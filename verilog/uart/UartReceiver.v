==> flow/design.v <==
`timescale 1ns/1ns
module UartReceiver(
    input  wire clock_12MHz,
    output reg  [7:0] data = 8'b0,
    output reg  data_valid = 1'b0,
    input  wire ready,
    input  wire uart_rx_wild
);
    wire uart_rx_sync;
    assign uart_rx_sync = uart_rx_wild;
    reg [3:0] state = 0;
    reg [15:0] pulse = 0;
    always @(posedge clock_12MHz) begin
        case (state)
            0: begin
                data_valid <= 1'b0;
                data <= 8'b0;
                if (uart_rx_sync == 0) begin
                    pulse <= 1875;  
                    state <= 1;
                end
            end
            1: begin
                if (pulse > 0) begin
                    pulse <= pulse - 1;
                end else begin
                    data[0] <= uart_rx_sync;
                    pulse <= 1250;
                    state <= 2;
                end
            end
            2: begin
                if (pulse > 0) begin
                    pulse <= pulse - 1;
                end else begin
                    data[1] <= uart_rx_sync;
                    pulse <= 1250;
                    state <= 3;
                end
            end
            3: begin
                if (pulse > 0) begin
                    pulse <= pulse - 1;
                end else begin
                    data[2] <= uart_rx_sync;
                    pulse <= 1250;
                    state <= 4;
                end
            end
            4: begin
                if (pulse > 0) begin
                    pulse <= pulse - 1;
                end else begin
                    data[3] <= uart_rx_sync;
                    pulse <= 1250;
                    state <= 5;
                end
            end
            5: begin
                if (pulse > 0) begin
                    pulse <= pulse - 1;
                end else begin
                    data[4] <= uart_rx_sync;
                    pulse <= 1250;
                    state <= 6;
                end
            end
            6: begin
                if (pulse > 0) begin
                    pulse <= pulse - 1;
                end else begin
                    data[5] <= uart_rx_sync;
                    pulse <= 1250;
                    state <= 7;
                end
            end
            7: begin
                if (pulse > 0) begin
                    pulse <= pulse - 1;
                end else begin
                    data[6] <= uart_rx_sync;
                    pulse <= 1250;
                    state <= 8;
                end
            end
            8: begin
                if (pulse > 0) begin
                    pulse <= pulse - 1;
                end else begin
                    data[7] <= uart_rx_sync;
                    pulse <= 1150;  
                    state <= 9;
                end
            end
            9: begin
                if (pulse > 0) begin
                    pulse <= pulse - 1;
                end else begin
                    if (uart_rx_sync == 1'b1) begin
                        state <= 10;
                    end else begin
                        state <= 0;
                    end
                end
            end
            10: begin
                data_valid <= 1'b1;
                if (ready) begin
                    state <= 0;
                end
            end
        endcase
    end
endmodule
module UartSynchronizer(
    input  wire clock_12MHz,
    input wire uart_rx_wild,
    output reg uart_rx_sync
);
    reg buffer1;
    always @(posedge clock_12MHz) begin
        buffer1 <= uart_rx_wild;
        uart_rx_sync <= buffer1;
    end
endmodule
Step by step through the tools: UartReceiver
Tool output for the design above, in the order of the flow.
Line numbers count from 1 in the design file above.
Cell names lack the library's common part.
Not given: n/a

design
  top = UartReceiver
  clock port = clock_12MHz
  standard-cell library = sky130hd
  library corner = tt_025C_1v80

After elaboration
Source: Yosys, flattened and elaborated, memories not mapped. Widths are those after wreduce. Registers that Yosys merges into a memory's read port (data or address) are not register bits. Print and check cells do not count. Equal cells are merged and count once.

cells by class
  $add $sub $neg = 1
  multipliers = 0
  div/mod/pow operators = 0
  order comparisons = 1
  equal/unequal tests = 22
  shifts and indexed selects = 0
  muxes and demuxes = 28
  bitwise logic cells = 0
  reduce/logical cells = 23

operator list
  cell                                                             number
  case mux 16 bit (select 4 bit)                                   1
  2-to-1 mux 16 bit                                                4
  2-to-1 mux 4 bit                                                 12
  case mux 4 bit (select 11 bit)                                   1
  inequality test 2 bit (second input constant)                    12
  nonzero test 2 bit                                               9
  case mux 1 bit (select 2 bit)                                    9
  subtractor 16 x 1 -> 16 bit (second input constant)              1
  greater-than comparator 16 x 1 -> 1 bit (second input constant)  1
  AND reduction 2 bit                                              8
  == test 4 x 3 -> 1 bit (second input constant)                   4
  AND reduction 12 bit                                             1
  == test 4 bit (second input constant)                            3
  nonzero test 11 bit                                              1
  nonzero test 10 bit                                              1
  == test 4 x 2 -> 1 bit (second input constant)                   2
  OR reduction 7 bit                                               1
  == test 4 x 1 -> 1 bit (second input constant)                   1
  zero test 4 bit                                                  1
  AND reduction 3 bit                                              1
  2-to-1 mux 1 bit                                                 1

word-level totals
  flip-flop bits (word level) = 29
  latch bits = 0
  bits in writable memories = 0
  ROM bits = 0
  clocked read ports x word width = 0
  memories kept = 0
  bits of input ports = 3
  output and inout port bits = 9
  elaborated cells = 86

Longest topological paths
Yosys ltp: most cells in a row. Word level: on the elaborated netlist, between registers, memories and ports. Mapped: between sequential cells and ports; inverters and the memories' decode and read muxes count.

logic depth
  depth in word-level cells = 3
  ABC_AREA = 0
  depth in mapped cells = 7

Synthesis result
The flow's flattened synthesis, as Yosys stat reports it; memories are mapped. The netlist is that of the ABC_AREA named above (0 if unset); the other value can give another one.

cells by type
  cell       number  area in all (µm²)
  edfxtp_1   29      870.835
  nor2_1     22      82.579
  xor2_1     8       70.067
  nand2_1    16      60.058
  xnor2_1    6       52.55
  nor3_1     9       45.043
  o21ai_0    7       35.034
  a2111oi_4  1       27.526
  o41ai_4    1       27.526
  inv_1      7       26.275
  a211oi_2   2       25.024
  a21oi_1    5       25.024
  a211oi_1   3       22.522
  buf_6      2       22.522
  buf_2      4       20.019
  nand3_1    4       20.019
  nand4_1    3       18.768
  nor4_1     3       18.768

Other cell types: 33; their cells: 39.

mapped netlist
  cells in the netlist = 171
  mapped area = 1811.7 µm²
  sequential part of the area = 870.8 µm²
  mapped flip-flops = 29
  buffers = 10

Worst setup path after synthesis
Source: OpenSTA report_checks on the synthesized netlist (no wires, ideal clock, input and output delay 20% of the period each), path of least setup slack; recovery checks are left aside. Register names are those of the netlist, which keeps one name where synthesis merged equal registers.

timing post-synthesis
  kind = reg2reg
  start point = register pulse[0]
  end point = register pulse[0]
  clock period = 2.84 ns
  library setup time = 0.414 ns
  arrival = 2.347 ns
  path slack = 0.078 ns
  delay of the path = 2.761 ns
  stages = 8
  period reached after synthesis = 2.762 ns

"delay of the path" is the arrival time less input delay plus setup time.
"stages" counts driving pins, that of a launching flip-flop among them; a cell with two outputs on the path counts twice.
"period reached after synthesis" is the clock period less the worst setup slack; recovery checks do not enter. This is arithmetic on one report: input and output delays are still those of the set period (20% each).
Between the ends stands the longest chain of elaborated cells between them, by number of cells; it is not shown to be the way that was timed. Of several equally long chains one is given.
Each line given opens the expression or statement behind the cell; cells for indexed reads and writes are added by Yosys, which also makes memories of some case tables.
A register here has more assigning lines than the two given.
Only ways into the end's enable, where the timed path ends, are counted here.

on the way, post-synthesis
  cells stage by stage = edfxtp_1 > inv_1 > ha_1 > nor4b_1 > nand4_2 > buf_6 > nor2_1 > a211oi_1
  length of the longest elaborated chain = 3

RTL lines, path post-synthesis
  item                                     line  RTL
  from (decl)                              12    reg [15:0] pulse = 0;
  from (assign)                            25    pulse <= pulse - 1;
  from (assign)                            34    pulse <= pulse - 1;
  greater-than comparator 16 x 1 -> 1 bit  96    if (pulse > 0) begin
  inequality test 2 bit                    n/a
  AND reduction 3 bit                      n/a
  to (assign)                              88    pulse <= pulse - 1;
  to (assign)                              97    pulse <= pulse - 1;
  to (decl)                                12

Timing after layout
From the final timing report of run A: the path of least setup slack in the routed layout; clock arrival at registers is part of the times.

timing post-layout
  kind = reg2reg
  start point = register pulse[6]
  end point = register data[6]
  clock period = 5.09 ns
  library setup time = 0.30 ns
  arrival = 2.78 ns
  path slack = 2.28 ns
  stages = 5

Between the ends stands the longest chain of elaborated cells between them, by number of cells; it is not shown to be the way that was timed. Of several equally long chains one is given.
A register here has more assigning lines than the two given.
Only ways into the end's enable, where the timed path ends, are counted here.

on the way, post-layout
  cells stage by stage = edfxtp_1 > nor4_2 > nand4_2 > or3_1 > a21oi_1
  length of the longest elaborated chain = 3

RTL lines, path post-layout
  item                                     line  RTL
  from (decl)                              12    reg [15:0] pulse = 0;
  from (assign)                            25    pulse <= pulse - 1;
  from (assign)                            34    pulse <= pulse - 1;
  greater-than comparator 16 x 1 -> 1 bit  78    if (pulse > 0) begin
  inequality test 2 bit                    n/a
  AND reduction 2 bit                      n/a
  to (assign)                              17    data <= 8'b0;
  to (assign)                              81    data[6] <= uart_rx_sync;
  to (decl)                                4     output reg  [7:0] data = 8'b0,

==> runs of UartReceiver <==
Module UartReceiver, platform sky130hd: 2 stored runs of the flow (Yosys, OpenROAD) with differing settings, in no particular order. Input and output delays are each 20% of the period that was set; the output load is 0.01 pF.
By "achieved clock period (ns)" is meant the clock period of the run minus its worst setup slack. This is arithmetic on one report: input and output delays are still those of the set period (20% each).
By "worst setup path time (ns)" is meant the share of the clock period that the worst setup path is allowed (20% is reserved at inputs, 20% at outputs), minus its slack. Clock arrival times at its registers enter into it.
"finish__power__total": no workload was simulated; the value follows from the tool's default switching activity.

settings of run A
{
  "period_ns": 5.09,
  "CORE_UTILIZATION": 25,
  "SETUP_SLACK_MARGIN": -0.19,
  "PLACE_DENSITY_LB_ADDON": 0.17,
  "CORE_ASPECT_RATIO": 0.57,
  "CORE_MARGIN": 8,
  "CELL_PAD_IN_SITES_GLOBAL_PLACEMENT": 2,
  "GPL_TIMING_DRIVEN": 1,
  "CTS_CLUSTER_SIZE": 42,
  "CTS_CLUSTER_DIAMETER": 254,
  "SLEW_MARGIN": 5,
  "CAP_MARGIN": 20
}
report of run A
yosys chip area after synthesis (um^2): 1811.7
finish__design__die__area: 10335.2
finish__design__instance__area__stdcell: 2157.1
finish__timing__setup__ws: 2.285
finish__timing__hold__ws: 0.649
finish__power__total: 5.958e-04
achieved clock period (ns): 2.805
worst setup path time (ns): 2.81
worst setup path kind: reg2reg

settings of run B
{
  "period_ns": 5.83,
  "CORE_UTILIZATION": 26,
  "SETUP_SLACK_MARGIN": 0.77,
  "PLACE_DENSITY_LB_ADDON": 0.06,
  "GPL_ROUTABILITY_DRIVEN": 1,
  "SLEW_MARGIN": 5,
  "CAP_MARGIN": 20,
  "CORE_MARGIN": 2
}
report of run B
yosys chip area after synthesis (um^2): 1811.7
finish__design__die__area: 7651.9
finish__design__instance__area__stdcell: 2049.5
finish__timing__setup__ws: 3.086
finish__timing__hold__ws: 0.658
finish__power__total: 3.890e-04
achieved clock period (ns): 2.744
worst setup path time (ns): 2.74
worst setup path kind: reg2reg
