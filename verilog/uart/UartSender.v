==> flow/design.v <==
`timescale 1ns/1ns
module UartSender(
    input  wire clock_12MHz,
    input  wire [7:0] data,
    input  wire data_valid,
    output wire ready,
    output reg uart_tx = 1'b1
);
    reg [7:0] latched_data;
    reg [3:0] state = 0;
    reg [10:0] pulse = 0;
    assign ready = state == 0;
    always @(posedge clock_12MHz) begin
        case (state)
            0: begin
                if (data_valid) begin
                    latched_data <= data;
                    uart_tx <= 1'b0;
                    pulse <= 1250;
                    state <= 1;
                end
            end
            1: begin
                if (pulse > 0) begin
                    pulse <= pulse - 1;
                end else begin
                    uart_tx <= latched_data[0];
                    pulse <= 1250;
                    state <= 2;
                end
            end
            2: begin
                if (pulse > 0) begin
                    pulse <= pulse - 1;
                end else begin
                    uart_tx <= latched_data[1];
                    pulse <= 1250;
                    state <= 3;
                end
            end
            3: begin
                if (pulse > 0) begin
                    pulse <= pulse - 1;
                end else begin
                    uart_tx <= latched_data[2];
                    pulse <= 1250;
                    state <= 4;
                end
            end
            4: begin
                if (pulse > 0) begin
                    pulse <= pulse - 1;
                end else begin
                    uart_tx <= latched_data[3];
                    pulse <= 1250;
                    state <= 5;
                end
            end
            5: begin
                if (pulse > 0) begin
                    pulse <= pulse - 1;
                end else begin
                    uart_tx <= latched_data[4];
                    pulse <= 1250;
                    state <= 6;
                end
            end
            6: begin
                if (pulse > 0) begin
                    pulse <= pulse - 1;
                end else begin
                    uart_tx <= latched_data[5];
                    pulse <= 1250;
                    state <= 7;
                end
            end
            7: begin
                if (pulse > 0) begin
                    pulse <= pulse - 1;
                end else begin
                    uart_tx <= latched_data[6];
                    pulse <= 1250;
                    state <= 8;
                end
            end
            8: begin
                if (pulse > 0) begin
                    pulse <= pulse - 1;
                end else begin
                    uart_tx <= latched_data[7];
                    pulse <= 1250;
                    state <= 9;
                end
            end
            9: begin
                if (pulse > 0) begin
                    pulse <= pulse - 1;
                end else begin
                    uart_tx <= 1;
                    pulse <= 1250;
                    state <= 10;
                end
            end
            10: begin
                if (pulse > 0) begin
                    pulse <= pulse - 1;
                end else begin
                    state <= 0;
                end
            end
        endcase
    end
endmodule
## Tool chain data of UartSender

What the tools print for UartSender, step after step.
Lines are those of the file above, counted from 1.
Operators carry their Yosys type and port widths (W data, S select, Z words).
Cell names lack the library's common part.
A cell with -- has no value.

- Top module: UartSender
- Clock input: clock_12MHz
- Standard-cell library: sky130hd
- Library corner: tt_025C_1v80

## Elaborated design

Counts by Yosys on the flattened word-level netlist (proc, flatten, opt, wreduce; memories kept). Register bits leave out memories and registers merged into their read ports (data or address). Print and check cells are left out. Cells with the same type and inputs are merged into one.

- $add $sub $neg: 1
- $lt $le $gt $ge: 1
- Equal/unequal tests: 22
- Muxes and demuxes: 27
- Reduce/logical cells: 8

Operators with widths:

| operator | count |
|---|---|
| $pmux W4 S11 | 1 |
| $mux W4 | 11 |
| $pmux W11 S3 | 1 |
| $mux W11 | 3 |
| $ne A2 B2 Y1 const B | 12 |
| $eq A4 B3 Y1 const B | 4 |
| $reduce_and A12 Y1 | 1 |
| $eq A4 B4 Y1 const B | 3 |
| $sub A11 B1 Y11 const B | 1 |
| $gt A11 B1 Y1 const B | 1 |
| $reduce_and A11 Y1 | 1 |
| $reduce_bool A11 Y1 | 1 |
| $reduce_bool A10 Y1 | 1 |
| $pmux W1 S10 | 1 |
| $mux W1 | 10 |
| $reduce_or A9 Y1 | 1 |
| $eq A4 B2 Y1 const B | 2 |
| $eq A4 B1 Y1 const B | 1 |
| $logic_not A4 Y1 | 1 |
| $reduce_and A3 Y1 | 1 |
| $reduce_and A2 Y1 | 1 |

- Flip-flop bits (word level): 24
- Input port bits: 10
- Output and inout port bits: 2
- Cells after elaboration: 63

## Logic depth

Depth = most cells in a row (Yosys ltp): at word level without a register or memory, in the mapped netlist without a sequential cell, where the memories' decode and read muxes count.

- Depth after elaboration: 3
- ABC_AREA: 1
- Depth in mapped cells: 9
- Mapped depth without buffers: 9

## After synthesis

Source: synth_stat.txt of the flow (Yosys; design flattened, memories mapped). It holds for the ABC_AREA given above (unset counts as 0); a run with the other value may have another netlist.
The area totals of this step are shown rounded.

Cells by type:

| cell | count |
|---|---|
| edfxtp_1 | 24 |
| nand2_1 | 34 |
| inv_1 | 18 |
| nor2_2 | 10 |
| nor2_1 | 16 |
| nand2_4 | 5 |
| nand2_2 | 7 |
| xor2_1 | 5 |
| inv_2 | 9 |
| nand3_1 | 6 |
| ha_1 | 2 |
| nand4_1 | 4 |
| nor2_4 | 2 |
| xnor2_1 | 2 |
| a21oi_1 | 2 |
| nor3_2 | 1 |
| o21ai_0 | 2 |
| o21ai_1 | 2 |

Not listed: further types 2, cells in them 2.

- Cell count: 153
- Mapped area: 1390 µm²
- Flip-flop cells: 24
- Buffer cells: 0

## Path before layout

Path of least setup slack by OpenSTA after synthesis, without wires, with an ideal clock, recovery checks aside; 20% of the period is set as input and as output delay. Where synthesis merged equal registers, the netlist keeps one of their names.

- Kind: register to register
- From: register pulse[0]
- To: register pulse[0]
- Period: 2340 ps
- Setup time: 382 ps
- Launch time at the first pin: 0 ps
- Arrival time: 1562 ps
- Data required time: 1958 ps
- Slack: 397 ps
- Path delay: 1944 ps
- Stages: 8
- Path buffers: 0
- Synthesis period reached: 1943 ps

"path delay" is the arrival time less input delay plus setup time.
"stages": output pins that drive a net of the path, with the launching flip-flop's if there is one; two outputs of one cell count as two.
"synthesis period reached" is the clock period less the worst setup slack; recovery checks do not enter. This is arithmetic on one report: input and output delays are still those of the set period (20% each).
The rows between start and end are the longest chain of elaborated cells between them; the timing report does not say that the signal goes this way. Where chains are equally long, one stands for them.
A line is the first line of the expression or statement that the cell stems from. Yosys adds cells for indexed reads and writes and turns some case tables into memories.
At most two assigning lines are given for a register; there are more.
The path ends at the enable pin of a flip-flop; only ways to that pin are counted.

- Path through: edfxtp_1 -> inv_1 -> ha_1 -> nand3_1 -> inv_1 -> nand2_1 -> nand2_1 -> a21boi_1
- Cells in the longest elaborated chain: 3

Ends and longest elaborated chain, post-synthesis:

| what | RTL line | source |
|---|---|---|
| from (decl) | 11 | `reg [10:0] pulse = 0;` |
| from (assign) | 25 | `pulse <= pulse - 1;` |
| from (assign) | 34 | `pulse <= pulse - 1;` |
| $gt A11 B1 Y1 | 105 | `if (pulse > 0) begin` |
| $ne A2 B2 Y1 | -- |  |
| $reduce_and A3 Y1 | -- |  |
| to (assign) | 97 | `pulse <= pulse - 1;` |
| to (assign) | 106 | `pulse <= pulse - 1;` |
| to (decl) | 11 |  |

## Timing after layout

From the final timing report of job 1: the path of least setup slack in the routed layout; clock arrival at registers is part of the times.
The path's times are printed in steps of 10 ps; the period is the one set.

- Kind: register to output
- From: register state[2]
- To: output port ready
- Period: 2590 ps
- Launch time at the first pin: 330 ps
- Arrival time: 1810 ps
- Data required time: 2070 ps
- Slack: 260 ps
- Stages: 5
- Path buffers: 1

The rows between start and end are the longest chain of elaborated cells between them; the timing report does not say that the signal goes this way. Where chains are equally long, one stands for them.
At most two assigning lines are given for a register; there are more.

- Path through: edfxtp_1 -> nor2_2 -> inv_2 -> nor2_4 -> clkdlybuf4s50_1
- Cells in the longest elaborated chain: 1

Ends and longest elaborated chain, post-layout:

| what | RTL line | source |
|---|---|---|
| from (decl) | 10 | `reg [3:0] state = 0;` |
| from (assign) | 20 | `state <= 1;` |
| from (assign) | 29 | `state <= 2;` |
| $logic_not A4 Y1 | 12 | `assign ready = state == 0;` |
| to (decl) | 6 | `output wire ready,` |

Lab notebook: UartSender

UartSender through Yosys and OpenROAD on sky130hd: 2 stored runs, unordered, with their settings and measured results. The constraints put input and output delay at 20% of the set period each and load the outputs with 0.01 pF.
"period reached": clock period set for the run, less the worst setup slack. It is reckoned from that one timing run; input and output delays stay at 20% of the period that was set.
"worst path time" = time allowed to the worst setup path (clock period - input delay - output delay, where it has them) - its slack; a late launch clock adds to it, a late capture clock takes from it.
"worst path time" is given in steps of 10 ps.
Measured values are rounded.
Settings: - = not set for that run.

| setting or result | job 1 | job 2 |
|---|---|---|
| period_ns | 2.59 | 2.75 |
| CORE_UTILIZATION | 41 | 40 |
| PLACE_DENSITY_LB_ADDON | 0.27 | - |
| TNS_END_PERCENT | 10 | - |
| ABC_AREA | 1 | - |
| GPL_ROUTABILITY_DRIVEN | 1 | - |
| CAP_MARGIN | 0 | 20 |
| SLEW_MARGIN | 5 | 20 |
| CORE_MARGIN | 2 | 2 |
| SETUP_SLACK_MARGIN | - | 0.79 |
| setup slack of the worst path (ps) | 261 | 486 |
| worst path time (ps) | 1810 | 2260 |
| worst setup path kind | register to output | register to register |
| setup total negative slack (ps) | 0 | 0 |
| chip area after synthesis (Yosys) (µm²) | 1390 | 1270 |
| standard-cell area of the final layout (µm²) | 1620 | 1720 |
| final worst hold slack (ps) | 609 | 711 |
| period reached (ps) | 2329 | 2264 |
| utilization (%) | 49.2 | 56.8 |
| total die area (µm²) | 3870 | 3630 |
