==> flow/design.v <==
`timescale 1ns/1ns
module Spi(
    input  wire        clock_12MHz,
    input  wire        read_strobe,
    input  wire [23:0] read_addr,
    output reg  [7:0]  read_data = 0,
    output wire        read_busy,
    output reg         spi_clock = 0,
    output wire        spi_mosi,
    input  wire        spi_miso,
    output wire        spi_ss
);
    localparam IDLE = 0;
    localparam SENDING = 1;
    localparam RECEIVING = 2;
    localparam DONE = 3;
    reg [2:0] state = IDLE;
    reg [31:0] send_data;
    reg [4:0]  i = 0;
    reg [2:0]  j = 0;
    assign spi_mosi = (state == SENDING) ? send_data[i] :  1'b1;
    assign spi_ss = state == IDLE;
    assign read_busy = !spi_ss;
    always @(posedge clock_12MHz) begin
        case (state)
            IDLE: begin
                if (read_strobe) begin
                    send_data <= { 8'h03, read_addr };
                    spi_clock <= 0;
                    i <= 31;
                    j <= 7;
                    state <= SENDING;
                end
            end
            SENDING: begin
                if (spi_clock == 0) begin
                    spi_clock <= 1;
                end else begin
                    spi_clock <= 0;
                    if (i == 0) begin
                        read_data <= 8'b0;
                        state <= RECEIVING;
                    end else begin
                        i <= i - 1;
                    end
                end
            end
            RECEIVING: begin
                if (spi_clock == 0) begin
                    spi_clock <= 1;
                    read_data[j] <= spi_miso;
                end else begin
                    spi_clock <= 0;
                    if (j == 0) begin
                        state <= DONE;
                    end else begin
                        j <= j - 1;
                    end
                end
            end
            DONE: begin
                state <= IDLE;
            end
        endcase
    end
endmodule
# == From RTL to reports: Spi ==
# Tool output for the design above, in the order of the flow.
# Lines are those of the file above, counted from 1.
# Operators carry their Yosys type and port widths (W data, S select, Z words).
# Not given: n/a
# inputs
top_module,Spi
clock,clock_12MHz
lib,sky130hd
lib_corner,tt_025C_1v80

# == Word level ==
# Yosys after proc, flatten, opt, wreduce and memory -nomap, before mapping. Memory bits, and registers merged into a memory's read port (data or address), are not among the register bits. Print and check cells are not counted.
# classes
n_addsub,3
eq_ne,11
shifts,3
muxes,22
n_logic,3
reduce_and_logical,16
# ops
operator,count
$shiftx A32 B5 Y1,1
$mux W8,3
$mux W3,8
$ne A2 B2 Y1 const B,8
$pmux W8 S2,1
$mux W5,3
$reduce_and A4 Y1,3
$pmux W3 S4,1
$pmux W5 S2,1
$shift A1 B4 Y8,1
$shift A1 B4 Y8 const A,1
$and A8 B8 Y8,1
$or A8 B8 Y8,1
$not A8 Y8,1
$reduce_bool A2 Y1,3
$eq A3 B2 Y1 const B,2
$logic_not A3 Y1,2
$reduce_and A6 Y1,1
$pmux W3 S2,1
$sub A5 B1 Y5 const B,1
$logic_not A5 Y1,1
$reduce_and A2 Y1,2
$neg A3 Y4,1
$reduce_bool A4 Y1,1
$sub A3 B1 Y3 const B,1
$eq A3 B1 Y1 const B,1
$reduce_bool A3 Y1,1
$mux W1,3
# Not listed: further kinds 3, cells in them 3.
# word_totals
reg_bits,44
output_inout_bits,12

# == Depth ==
# Longest topological path by Yosys (ltp), each cell counted once; first at word level (registers and memories cut), then after technology mapping (sequential cells cut; the memories' decode and read muxes count).
# depth
word_depth,7
abc_area,0
mapped_depth,9
mapped_depth_nobuf,7

# == After synthesis ==
# Yosys stat after the flow's synthesis: flattened, memories mapped to cells. It holds for the ABC_AREA given above (unset counts as 0); a run with the other value may have another netlist.
# Totals and module areas in this step are rounded.
# by_type
type,count,area_total_um2
sky130_fd_sc_hd__edfxtp_1,43,1.29E+03
sky130_fd_sc_hd__ha_1,12,150.144
sky130_fd_sc_hd__mux4_2,4,90.086
sky130_fd_sc_hd__mux2i_1,8,80.077
sky130_fd_sc_hd__nand2_1,16,60.058
sky130_fd_sc_hd__a21boi_0,5,37.536
sky130_fd_sc_hd__inv_1,10,37.536
sky130_fd_sc_hd__nor2b_1,6,37.536
sky130_fd_sc_hd__buf_6,3,33.782
sky130_fd_sc_hd__nand4b_1,3,26.275
sky130_fd_sc_hd__nor4b_1,3,26.275
sky130_fd_sc_hd__xnor2_1,3,26.275
sky130_fd_sc_hd__nor2_1,6,22.522
sky130_fd_sc_hd__nand2b_1,3,18.768
sky130_fd_sc_hd__clkbuf_1,4,15.014
sky130_fd_sc_hd__o21ai_0,3,15.014
sky130_fd_sc_hd__and3_1,2,12.512
sky130_fd_sc_hd__o22ai_1,2,12.512
# Other cell types: 20; their cells: 21.
# mapped
mapped_cells,157
mapped_area_mm2,0.00214
seq_area_mm2,0.00129
ff_cells,43
n_buf,9

# == Timing after synthesis ==
# Source: OpenSTA report_checks on the synthesized netlist (no wires, ideal clock, input and output delay 20% of the period each), path of least setup slack; recovery checks are left aside. Register names are those of the netlist, which keeps one name where synthesis merged equal registers.
# synth_path
kind,flip-flop to flip-flop
start,register j[0]
end,register read_data[4]
tclk_ns,2.37
t_first_pin_ns,0.000
arrival_ns,1.990
t_required_ns,2.114
setup_slack_ns,0.124
delay_ns,2.246
driving_pins,9
path_buffers,2
period_less_setup_slack_ns,2.246
# "delay_ns" is the arrival time less input delay plus setup time.
# "driving_pins": output pins that drive a net of the path, with the launching flip-flop's if there is one; two outputs of one cell count as two.
# "period_less_setup_slack_ns" is the clock period less the worst setup slack; recovery checks do not enter. This is arithmetic on one report: input and output delays are still those of the set period (20% each).
# The rows between start and end are the longest chain of elaborated cells between them; the timing report does not say that the signal goes this way. Where chains are equally long, one stands for them.
# A line is the first line of the expression or statement that the cell stems from. Yosys adds cells for indexed reads and writes and turns some case tables into memories.
# synth_via
path_cell_list,sky130_fd_sc_hd__edfxtp_1 -> sky130_fd_sc_hd__clkbuf_1 -> sky130_fd_sc_hd__inv_1 -> sky130_fd_sc_hd__ha_1 -> sky130_fd_sc_hd__ha_1 -> sky130_fd_sc_hd__clkbuf_1 -> sky130_fd_sc_hd__nor4b_1 -> sky130_fd_sc_hd__mux2i_1 -> sky130_fd_sc_hd__nor2b_1
elab_chain_cells,7
cells_between,8
classes_between,add/sub (1); shift (2); mux (2); logic (3)
# synth_rtl
item,line_no,text
from (decl),20,reg [2:0]  j = 0;
from (assign),31,j <= 7;
from (assign),57,j <= j - 1;
$neg A3 Y4,51,read_data[j] <= spi_miso;
$shift A1 B4 Y8,51,
$not A8 Y8,51,
$and A8 B8 Y8,51,
$or A8 B8 Y8,51,
$mux W8,49,if (spi_clock == 0) begin
$pmux W8 S2,25,case (state)
to (assign),41,read_data <= 8'b0;
to (assign),51,
to (decl),6,"output reg  [7:0]  read_data = 0,"

# == Timing after layout ==
# Path of least setup slack in the final report of stored run 1 (OpenROAD, finished layout, wires in). Where an end is a register, its clock arrival counts in the times.
# layout_path
kind,flip-flop to output port
start,register i[0]
end,output port spi_mosi
tclk_ns,2.24
out_delay_ns,0.45
t_first_pin_ns,0.29
arrival_ns,2.07
t_required_ns,1.79
setup_slack_ns,-0.27
driving_pins,6
path_buffers,1
# The rows between start and end are the longest chain of elaborated cells between them; the timing report does not say that the signal goes this way. Where chains are equally long, one stands for them.
# layout_via
path_cell_list,sky130_fd_sc_hd__edfxtp_1 -> sky130_fd_sc_hd__mux4_2 -> sky130_fd_sc_hd__mux2i_1 -> sky130_fd_sc_hd__nor3b_1 -> sky130_fd_sc_hd__a311o_1 -> sky130_fd_sc_hd__buf_2
elab_chain_cells,2
cells_between,2
classes_between,shift (1); mux (1)
# layout_rtl
item,line_no,text
from (decl),19,reg [4:0]  i = 0;
from (assign),30,i <= 31;
from (assign),44,i <= i - 1;
$shiftx A32 B5 Y1,21,assign spi_mosi = (state == SENDING) ? send_data[i] :  1'b1;
$mux W1,21,
to (decl),9,"output wire        spi_mosi,"

# Flow measurements of Spi on sky130hd: 2 stored runs with different settings, listed in no order. Input and output delays are each 20% of the period that was set; the output load is 0.01 pF.
# "period_less_ws_ns" means the clock period less the worst setup slack. The figure is calculated, with input and output delays left at 20% of the set period.
# "worst_path_allowed_less_slack_ns" means the part of the period allowed to the worst setup path (the constraints hold back 20% at inputs and 20% at outputs) less its slack; where the path has registers, the arrival times of their clocks count too.
# "totalPower_uw": no workload was simulated; the value follows from the tool's default switching activity.
# The results are shown rounded.
# A setting shown as . is not set for that run.
stored run,period_ns,SETUP_SLACK_MARGIN,CAP_MARGIN,CORE_MARGIN,CORE_UTILIZATION,SLEW_MARGIN,PLACE_DENSITY,HOLD_SLACK_MARGIN,CORE_ASPECT_RATIO,CELL_PAD_IN_SITES_DETAIL_PLACEMENT,TNS_END_PERCENT,synth_chip_area_mm2,finalCellArea_mm2,totalPower_uw,final_die_area_mm2,final_setup_tns_ns,holdWs_ns,fin_util_frac,period_less_ws_ns,worst_setup_slack_ns,worst_path_allowed_less_slack_ns,timing.worst_path_kind
stored run 1,2.24,0.12,20,2,40,20,.,.,.,.,.,0.00214,0.00287,3290,0.00596,-1.73,0.640,0.558,2.513,-0.273,2.07,flip-flop to output port
stored run 2,1.34,-0.1,20,2,47,20,0.72,0.18,0.57,1,25,0.00214,0.00325,7150,0.00514,-23.5,0.506,0.747,2.446,-1.11,2.18,flip-flop to output port
